==> flow/design.v <==
module TX8(clk, rst, data, txd, start, busy);
    input clk, rst, start;
    input [7:0] data;
    output      txd, busy;
    reg [7:0]   cnt;  
    reg [3:0]   n_bit;
    reg 	       r_busy;
    reg [9:0]   tdata;
    assign txd = tdata[0], busy = r_busy;
    always @(posedge clk) begin
        if (rst == 1'b1) begin
            cnt <= 0; n_bit <= 0;
            r_busy <= 0;
            tdata <= 10'b1111111111;
        end
        else begin
            if (r_busy == 0 && start == 1) begin
                r_busy <= 1;
                tdata <= {1'b1, data, 1'b0};
            end
            if (r_busy == 1) begin
                cnt <= cnt + 1;
                if (cnt == 208 - 1) begin
                    cnt <= 0;
                    n_bit <= n_bit + 1;
                    tdata[9:0] <= {1'b0, tdata[9:1]};
                    if (n_bit == 9) begin
                        r_busy <= 0;
                        n_bit <= 0;
                        cnt <= 0;
                        tdata <= 10'b1111111111;
                    end
                end
            end
        end
    end
endmodule
module RX8(clk, rst, rxd, data, ready);
    input clk, rst, rxd;
    output [7:0] data;
    output 	ready;
    reg [7:0]   cnt;  
    reg [3:0]   n_bit;
    reg [9:0]   rdata;
    reg [2:0]   rxdb0;  
    reg 	       rxdb;
    reg 	       r_ready;
    reg [7:0]   data;
    assign ready = r_ready;
    always @(rxdb0) begin
        case (rxdb0)
            3'b000 : rxdb <= 0;
            3'b001 : rxdb <= 0;
            3'b010 : rxdb <= 0;
            3'b011 : rxdb <= 1;
            3'b100 : rxdb <= 0;
            3'b101 : rxdb <= 1;
            3'b110 : rxdb <= 1;
            3'b111 : rxdb <= 1;
        endcase
    end
    always @(posedge clk) begin
        if (rst == 1'b1) begin
            cnt <= 0; n_bit <= 0;
            r_ready <= 0;
            rdata <= 0; rxdb0 <= 0;
            data <= 0;
        end
        else begin
            if (n_bit == 0 && rxd == 0) begin
                n_bit <= 1;
            end
            if (n_bit != 0) begin
                cnt <= cnt + 1;
                if (cnt == (208/4)-1) rxdb0[0] <= rxd;
                if (cnt == (208/2)-1) rxdb0[1] <= rxd;
                if (cnt == (208*3/4)-1) rxdb0[2] <= rxd;
                if (cnt == 208 - 1) begin
                    cnt <= 0;
                    n_bit <= n_bit + 1;
                    rdata[9:0] <= {rxdb, rdata[9:1]};
                    if (n_bit == 9) begin
                        r_ready <= 0;
                    end
                    if (n_bit == 10) begin
                        data <= rdata[9:2];
                        r_ready <= 1;
                        n_bit <= 0;
                        cnt <= 0;
                    end
                end
            end
        end
    end
endmodule
## Reports on RX8

What the tools print for RX8, step after step.
Line numbers count from 1 in the design file above.
Operators: Yosys type, input widths -> output width; for muxes data width and select width s.
Library cell names are shortened.
A cell with - has no value.

| design | value |
|---|---|
| design top | RX8 |
| clock input | clk |
| cell library | sky130hd |
| library corner | tt_025C_1v80 |

## Word level

Yosys after proc, flatten, opt, wreduce and memory -nomap, before mapping. Memory bits, and registers merged into a memory's read port (data or address), are not among the register bits. Print and check cells are not counted. Equal cells are merged and count once.
Yosys's memory passes give these memory sizes; they may raise the number of words (mostly to a power of two), join words into wider ones and drop unused or constant bits.

| cells by class | value |
|---|---|
| equal/unequal tests | 6 |
| multiplexer cells | 7 |
| add/subtract/negate cells | 2 |
| reduce/logical cells | 10 |
| bitwise logic cells | 1 |

Operators with widths:

| cell | count |
|---|---|
| $eq 8x8->1 const B | 2 |
| $mux 4 | 4 |
| $reduce_and 2->1 | 4 |
| $eq 4x4->1 const B | 2 |
| $add 8x1->8 const B | 1 |
| $eq 8x6->1 const B | 1 |
| $eq 8x7->1 const B | 1 |
| $mux 8 | 1 |
| $reduce_and 3->1 | 2 |
| $add 4x1->4 const B | 1 |
| $logic_not 4->1 | 1 |
| $reduce_bool 4->1 | 1 |
| $reduce_bool 2->1 | 1 |
| $mux 1 | 2 |
| $logic_and 1x1->1 | 1 |
| $not 1->1 | 1 |

| bit counts | value |
|---|---|
| input port bits | 3 |
| word-level cells | 35 |
| output and inout port bits | 9 |
| ROM bits | 8 |
| memories | 1 |
| clocked read ports x word width | 1 |
| flip-flop bits (word level) | 34 |

Memories:

| memory | words | bits a word | read ports | write ports | line | text |
|---|---|---|---|---|---|---|
| (no name shown) | 8 | 1 | 1 | 0 | 51 | `case (rxdb0)` |

## Depth

Longest topological path by Yosys (ltp), each cell counted once; first at word level (registers and memories cut), then after technology mapping (sequential cells cut; the memories' decode and read muxes count).

| depth | value |
|---|---|
| depth after elaboration | 5 |
| ABC_AREA | 0 |
| gate-level depth with buffers | 6 |

## After synthesis

Source: synth_stat.txt of the flow (Yosys; design flattened, memories mapped). It holds for the ABC_AREA given above (unset counts as 0); a run with the other value may have another netlist.

Cells by type:

| type | count | total area (µm²) |
|---|---|---|
| dfxtp_1 | 32 | 640.614 |
| mux2i_1 | 19 | 190.182 |
| nor2_1 | 25 | 93.84 |
| nor3_1 | 12 | 60.058 |
| xnor2_1 | 6 | 52.55 |
| nor3_4 | 2 | 32.531 |
| nand2_1 | 7 | 26.275 |
| xor2_1 | 3 | 26.275 |
| a21oi_1 | 5 | 25.024 |
| nand4b_4 | 1 | 23.773 |
| nor4_4 | 1 | 21.27 |
| buf_2 | 4 | 20.019 |
| nor4_1 | 3 | 18.768 |
| o41ai_2 | 1 | 16.266 |
| a2111oi_2 | 1 | 15.014 |
| nand3_1 | 3 | 15.014 |
| nor4b_2 | 1 | 15.014 |
| ha_1 | 1 | 12.512 |

Not listed: further types 17, cells in them 22.

| synthesis totals | value |
|---|---|
| synthesis area | 1456.4 µm² |
| sequential area | 640.6 µm² |
| standard cells after synthesis | 149 |
| mapped flip-flops | 32 |
| buffer cells | 8 |

## Path before layout

Source: OpenSTA report_checks on the synthesized netlist (no wires, ideal clock, input and output delay 20% of the period each), path of least setup slack; recovery checks are left aside. Register names are those of the netlist, which keeps one name where synthesis merged equal registers.

| timing path after synthesis | value |
|---|---|
| path type | flip-flop to flip-flop |
| start | register cnt[0] |
| end | register rxdb0[1] |
| path delay | 1.688 ns |
| stages | 6 |
| setup slack | 0.523 ns |
| period | 2.21 ns |
| path buffers | 0 |
| arrival time | 1.560 ns |
| data required time | 2.082 ns |
| synthesis period reached | 1.687 ns |

"path delay" is the arrival time less input delay plus setup time.
"stages" counts driving pins, that of a launching flip-flop among them; a cell with two outputs on the path counts twice.
"synthesis period reached" is the clock period less the worst setup slack; recovery checks do not enter. This is arithmetic on one report: input and output delays are still those of the set period (20% each).
Between the ends stands the longest chain of elaborated cells between them, by number of cells; it is not shown to be the way that was timed. Of several equally long chains one is given.
Each line given opens the expression or statement behind the cell; cells for indexed reads and writes are added by Yosys, which also makes memories of some case tables.
A register here has more assigning lines than the two given.

| between the ends, after synthesis | value |
|---|---|
| cells stage by stage | dfxtp_1 -> ha_1 -> or4b_1 -> nor4b_2 -> mux2i_1 -> nor2_1 |
| length of the longest elaborated chain | 2 |

RTL lines, path after synthesis:

| element | line | text |
|---|---|---|
| start, declared | 42 | `reg [7:0]   cnt;` |
| start, assigned | 64 | `cnt <= 0; n_bit <= 0;` |
| start, assigned | 74 | `cnt <= cnt + 1;` |
| $eq 8x7->1 | 76 | `if (cnt == (208/2)-1) rxdb0[1] <= rxd;` |
| $reduce_and 2->1 | - |  |
| end, assigned | 66 | `rdata <= 0; rxdb0 <= 0;` |
| end, assigned | 76 |  |
| end, declared | 45 | `reg [2:0]   rxdb0;` |

## Timing after layout

Path of least setup slack in the final report of job 1 (OpenROAD, finished layout, wires in). Where an end is a register, its clock arrival counts in the times.

| timing path post-layout | value |
|---|---|
| path type | flip-flop to flip-flop |
| start | register cnt[1] |
| end | register rxdb0[1] |
| path buffers | 0 |
| setup slack | -0.02 ns |
| period | 1.57 ns |
| arrival time | 1.77 ns |
| data required time | 1.74 ns |
| stages | 6 |

Between the ends stands the longest chain of elaborated cells between them, by number of cells; it is not shown to be the way that was timed. Of several equally long chains one is given.
A register here has more assigning lines than the two given.

| between the ends, post-layout | value |
|---|---|
| cells stage by stage | dfxtp_2 -> ha_4 -> or4b_4 -> nor4b_4 -> mux2i_1 -> nor2_1 |
| length of the longest elaborated chain | 2 |

RTL lines, path post-layout:

| element | line | text |
|---|---|---|
| start, declared | 42 | `reg [7:0]   cnt;` |
| start, assigned | 64 | `cnt <= 0; n_bit <= 0;` |
| start, assigned | 74 | `cnt <= cnt + 1;` |
| $eq 8x7->1 | 76 | `if (cnt == (208/2)-1) rxdb0[1] <= rxd;` |
| $reduce_and 2->1 | - |  |
| end, assigned | 66 | `rdata <= 0; rxdb0 <= 0;` |
| end, assigned | 76 |  |
| end, declared | 45 | `reg [2:0]   rxdb0;` |

Memo
Re: implementation data of RX8

Settings and measured results of 2 stored flow runs for module RX8 (sky130hd), not sorted in any way. The constraints put input and output delay at 20% of the set period each and load the outputs with 0.01 pF.
"time used up by the worst setup path" is the time allowed to the run's worst setup path (the clock period less input and output delay, where it has them) less its slack. Clock arrival times count: a late capture clock shortens it, a late launch clock lengthens it.

#### Job 1

| setting | value |
|---|---|
| period_ns | `1.57` |
| CORE_UTILIZATION | `21` |
| SETUP_SLACK_MARGIN | `0.39` |
| PLACE_DENSITY_LB_ADDON | `0.28` |
| CORE_MARGIN | `4` |
| CELL_PAD_IN_SITES_GLOBAL_PLACEMENT | `1` |
| TNS_END_PERCENT | `30` |
| GPL_TIMING_DRIVEN | `1` |
| GPL_ROUTABILITY_DRIVEN | `1` |
| CTS_CLUSTER_DIAMETER | `104` |
| MIN_ROUTING_LAYER | `met1` |
| MAX_ROUTING_LAYER | `met4` |
| CAP_MARGIN | `20` |
| SLEW_MARGIN | `20` |

| result | value |
|---|---|
| worst hold slack in the final report | 0.481 ns |
| final utilization | 32.5 % |
| die footprint | 8331.1 µm² |
| time used up by the worst setup path | 1.59 ns |
| critical path type | flip-flop to flip-flop |
| summed negative setup slack | -0.022 ns |
| worst slack on setup checks | -0.022 ns |
| standard-cell area after routing | 2194.6 µm² |
| chip area in the Yosys report | 1456.4 µm² |

#### Job 2

| setting | value |
|---|---|
| period_ns | `1.12` |
| CORE_UTILIZATION | `50` |
| SETUP_SLACK_MARGIN | `-0.09` |
| PLACE_DENSITY_LB_ADDON | `0.06` |
| CORE_MARGIN | `8` |
| CELL_PAD_IN_SITES_GLOBAL_PLACEMENT | `0` |
| GPL_TIMING_DRIVEN | `0` |
| GPL_ROUTABILITY_DRIVEN | `0` |
| CTS_CLUSTER_DIAMETER | `364` |
| CAP_MARGIN | `10` |
| MIN_ROUTING_LAYER | `met2` |
| SLEW_MARGIN | `20` |

| result | value |
|---|---|
| worst hold slack in the final report | 0.495 ns |
| final utilization | 75.6 % |
| die footprint | 4895.8 µm² |
| time used up by the worst setup path | 1.73 ns |
| critical path type | flip-flop to flip-flop |
| summed negative setup slack | -14.767 ns |
| worst slack on setup checks | -0.612 ns |
| standard-cell area after routing | 2085.8 µm² |
| chip area in the Yosys report | 1456.4 µm² |
